==> flow/design.v <==
`timescale 1ns / 1ps
module blinktop(
    input clk,
    output [15:0] led
    );
reg [35:0] count = 0;
assign led[15:0]=count[35:20];
always @ (posedge(clk)) count <= count + 1;
endmodule
## From RTL to reports: blinktop

What the tools print for blinktop, step after step.
Line numbers count from 1 in the design file above.
Operators: Yosys type, input widths -> output width; for muxes data width and select width s.
Library cell names are shortened.
Not given: -

| design | value |
|---|---|
| top module | blinktop |
| clock port | clk |
| standard-cell library | sky130hd |
| library corner | tt_025C_1v80 |

## Word-level counts

Source: Yosys, flattened and elaborated, memories not mapped. Widths are those after wreduce; folded enables and synchronous resets count as part of the registers. Registers that Yosys merges into a memory's read port (data or address) are not register bits. Print and check cells do not count. Equal cells are merged and count once.

| word-level totals | value |
|---|---|
| flip-flop bits (word level) | 36 |
| cells after elaboration | 2 |

| cells by class | value |
|---|---|
| add/subtract/negate cells | 1 |

Operators by type and width:

| cell | count |
|---|---|
| $add 36x1->36 const B | 1 |

## Longest topological paths

Yosys ltp: most cells in a row. Word level: on the elaborated netlist, between registers, memories and ports. Mapped: between sequential cells and ports; inverters and the memories' decode and read muxes count.

| logic depth | value |
|---|---|
| depth in word-level cells | 1 |
| ABC_AREA | 1 |
| mapped depth | 9 |

## After synthesis

Yosys stat after the flow's synthesis: flattened, memories mapped to cells. It holds for the ABC_AREA given above (unset counts as 0); a run with the other value may have another netlist.
Totals and module areas in this step are rounded.

Cells by type:

| cell type | count | area in all (um^2) |
|---|---|---|
| dfxtp_1 | 36 | 720.691 |
| nand2_1 | 81 | 304.042 |
| nor2_1 | 46 | 172.666 |
| xor2_1 | 18 | 157.651 |
| buf_4 | 16 | 120.115 |
| xnor2_1 | 12 | 105.101 |
| inv_1 | 23 | 86.333 |
| nor2_4 | 4 | 45.043 |
| nand3_1 | 7 | 35.034 |
| nand2_2 | 3 | 18.768 |
| ha_1 | 1 | 12.512 |
| nand4_1 | 2 | 12.512 |
| nor2_2 | 2 | 12.512 |
| nand3_2 | 1 | 10.01 |
| nand3b_1 | 1 | 7.507 |

| synthesis totals | value |
|---|---|
| sequential part of the area | 720 um^2 |
| mapped area | 1,800 um^2 |
| flip-flop cells | 36 |
| cells in the netlist | 253 |

## Worst setup path after synthesis

OpenSTA on the mapped netlist: ideal clock, no wires. The path of least setup slack (recovery checks aside). Input and output delay are each 20% of the period. Register names are those of the netlist, which keeps one name where synthesis merged equal registers.

| path after synthesis | value |
|---|---|
| path type | register to register |
| start point | register count[0] |
| end point | register count[32] |
| data arrival time | 1.191 ns |
| launch time at the first pin | 0.000 ns |
| clock period | 2.1 ns |
| path delay | 1.308 ns |
| stages on the path | 8 |
| buffers on the path | 0 |
| path slack | 0.792 ns |
| period reached after synthesis | 1.308 ns |

"path delay" is the arrival time less input delay plus setup time.
"stages on the path" counts driving pins, that of a launching flip-flop among them; a cell with two outputs on the path counts twice.
"period reached after synthesis" is the clock period less the worst setup slack; recovery checks do not enter. This is arithmetic on one report: input and output delays are still those of the set period (20% each).
The rows between start and end are the longest chain of elaborated cells between them; the timing report does not say that the signal goes this way. Where chains are equally long, one stands for them.
Each line given opens the expression or statement behind the cell; cells for indexed reads and writes are added by Yosys, which also makes memories of some case tables.

| on the way, after synthesis | value |
|---|---|
| cell sequence | dfxtp_1 ha_1 nand2_2 nor2_4 nand2_2 nor2_4 nand2_1 xor2_1 |
| length of the longest elaborated chain | 1 |
| elaborated cells on any way between the ends | 1 |
| source lines of those cells | 1 |
| classes of those cells | add/sub: 1 |

RTL lines, path after synthesis:

| item | line | source |
|---|---|---|
| start, declared | 6 | `reg [35:0] count = 0;` |
| start, assigned | 8 | `always @ (posedge(clk)) count <= count + 1;` |
| $add 36x1->36 | 8 |  |
| end, assigned | 8 |  |
| end, declared | 6 |  |

## Worst path after layout

Path of least setup slack in the final report of run A (OpenROAD, finished layout, wires in). Where an end is a register, its clock arrival counts in the times.

| path after layout | value |
|---|---|
| path type | register to register |
| start point | register count[2] |
| end point | register count[33] |
| clock period | 2.19 ns |
| stages on the path | 8 |
| buffers on the path | 0 |
| launch time at the first pin | 0.28 ns |
| data arrival time | 1.65 ns |
| path slack | 0.74 ns |

The rows between start and end are the longest chain of elaborated cells between them; the timing report does not say that the signal goes this way. Where chains are equally long, one stands for them.

| on the way, after layout | value |
|---|---|
| cell sequence | dfxtp_1 nand3_1 nor2_1 nand3_1 nor2_1 nand2_1 nand2_1 nand2_1 |
| length of the longest elaborated chain | 1 |
| elaborated cells on any way between the ends | 1 |
| source lines of those cells | 1 |
| classes of those cells | add/sub: 1 |

RTL lines, path after layout:

| item | line | source |
|---|---|---|
| start, declared | 6 | `reg [35:0] count = 0;` |
| start, assigned | 8 | `always @ (posedge(clk)) count <= count + 1;` |
| $add 36x1->36 | 8 |  |
| end, assigned | 8 |  |
| end, declared | 6 |  |

Subject: blinktop on sky130hd, stored results

Hello all,

Below are 2 stored runs of the flow (Yosys, OpenROAD; platform sky130hd) on blinktop, each with its settings and what was measured, unordered. Constraints: input delay and output delay 20% of the set period each, output load 0.01 pF.
"clock period reached": clock period set for the run, less the worst setup slack. It is reckoned from that one timing run; input and output delays stay at 20% of the period that was set.
"worst path time" = time allowed to the worst setup path (clock period - input delay - output delay, where it has them) - its slack; a late launch clock adds to it, a late capture clock takes from it.
"power" rests on the timing tool's default activity at the inputs, not on a simulated workload.
The measured numbers are rounded.

#### Run A

| setting | value |
|---|---|
| period_ns | `2.19` |
| CORE_UTILIZATION | `32` |
| SETUP_SLACK_MARGIN | `0.54` |
| PLACE_DENSITY | `0.81` |
| HOLD_SLACK_MARGIN | `-0.1` |
| CORE_ASPECT_RATIO | `1.05` |
| CORE_MARGIN | `3` |
| CELL_PAD_IN_SITES_GLOBAL_PLACEMENT | `1` |
| ABC_AREA | `1` |
| GPL_TIMING_DRIVEN | `1` |
| CTS_CLUSTER_SIZE | `76` |
| CTS_CLUSTER_DIAMETER | `225` |
| SLEW_MARGIN | `40` |
| MAX_ROUTING_LAYER | `met5` |
| CAP_MARGIN | `20` |

| result | value |
|---|---|
| chip area after synthesis (Yosys) | 1,800 um^2 |
| area of the die | 6,600 um^2 |
| post-route worst hold slack | 0.47 ns |
| worst setup slack after layout | 0.74 ns |
| utilization | 0.39 |
| power | 1,200 µW |
| clock period reached | 1.453 ns |
| worst path time | 1.45 ns |
| critical path kind | register to register |

#### Run B

| setting | value |
|---|---|
| period_ns | `1.63` |
| CORE_UTILIZATION | `52` |
| CAP_MARGIN | `20` |
| CORE_MARGIN | `2` |
| SLEW_MARGIN | `20` |

| result | value |
|---|---|
| worst path time | 1.28 ns |
| critical path kind | register to output |
| clock period reached | 1.609 ns |
| worst setup slack after layout | 0.021 ns |
| area of the die | 3,500 um^2 |
| power | 1,300 µW |
| post-route worst hold slack | 0.46 ns |
| chip area after synthesis (Yosys) | 1,600 um^2 |
| utilization | 0.66 |

Thanks
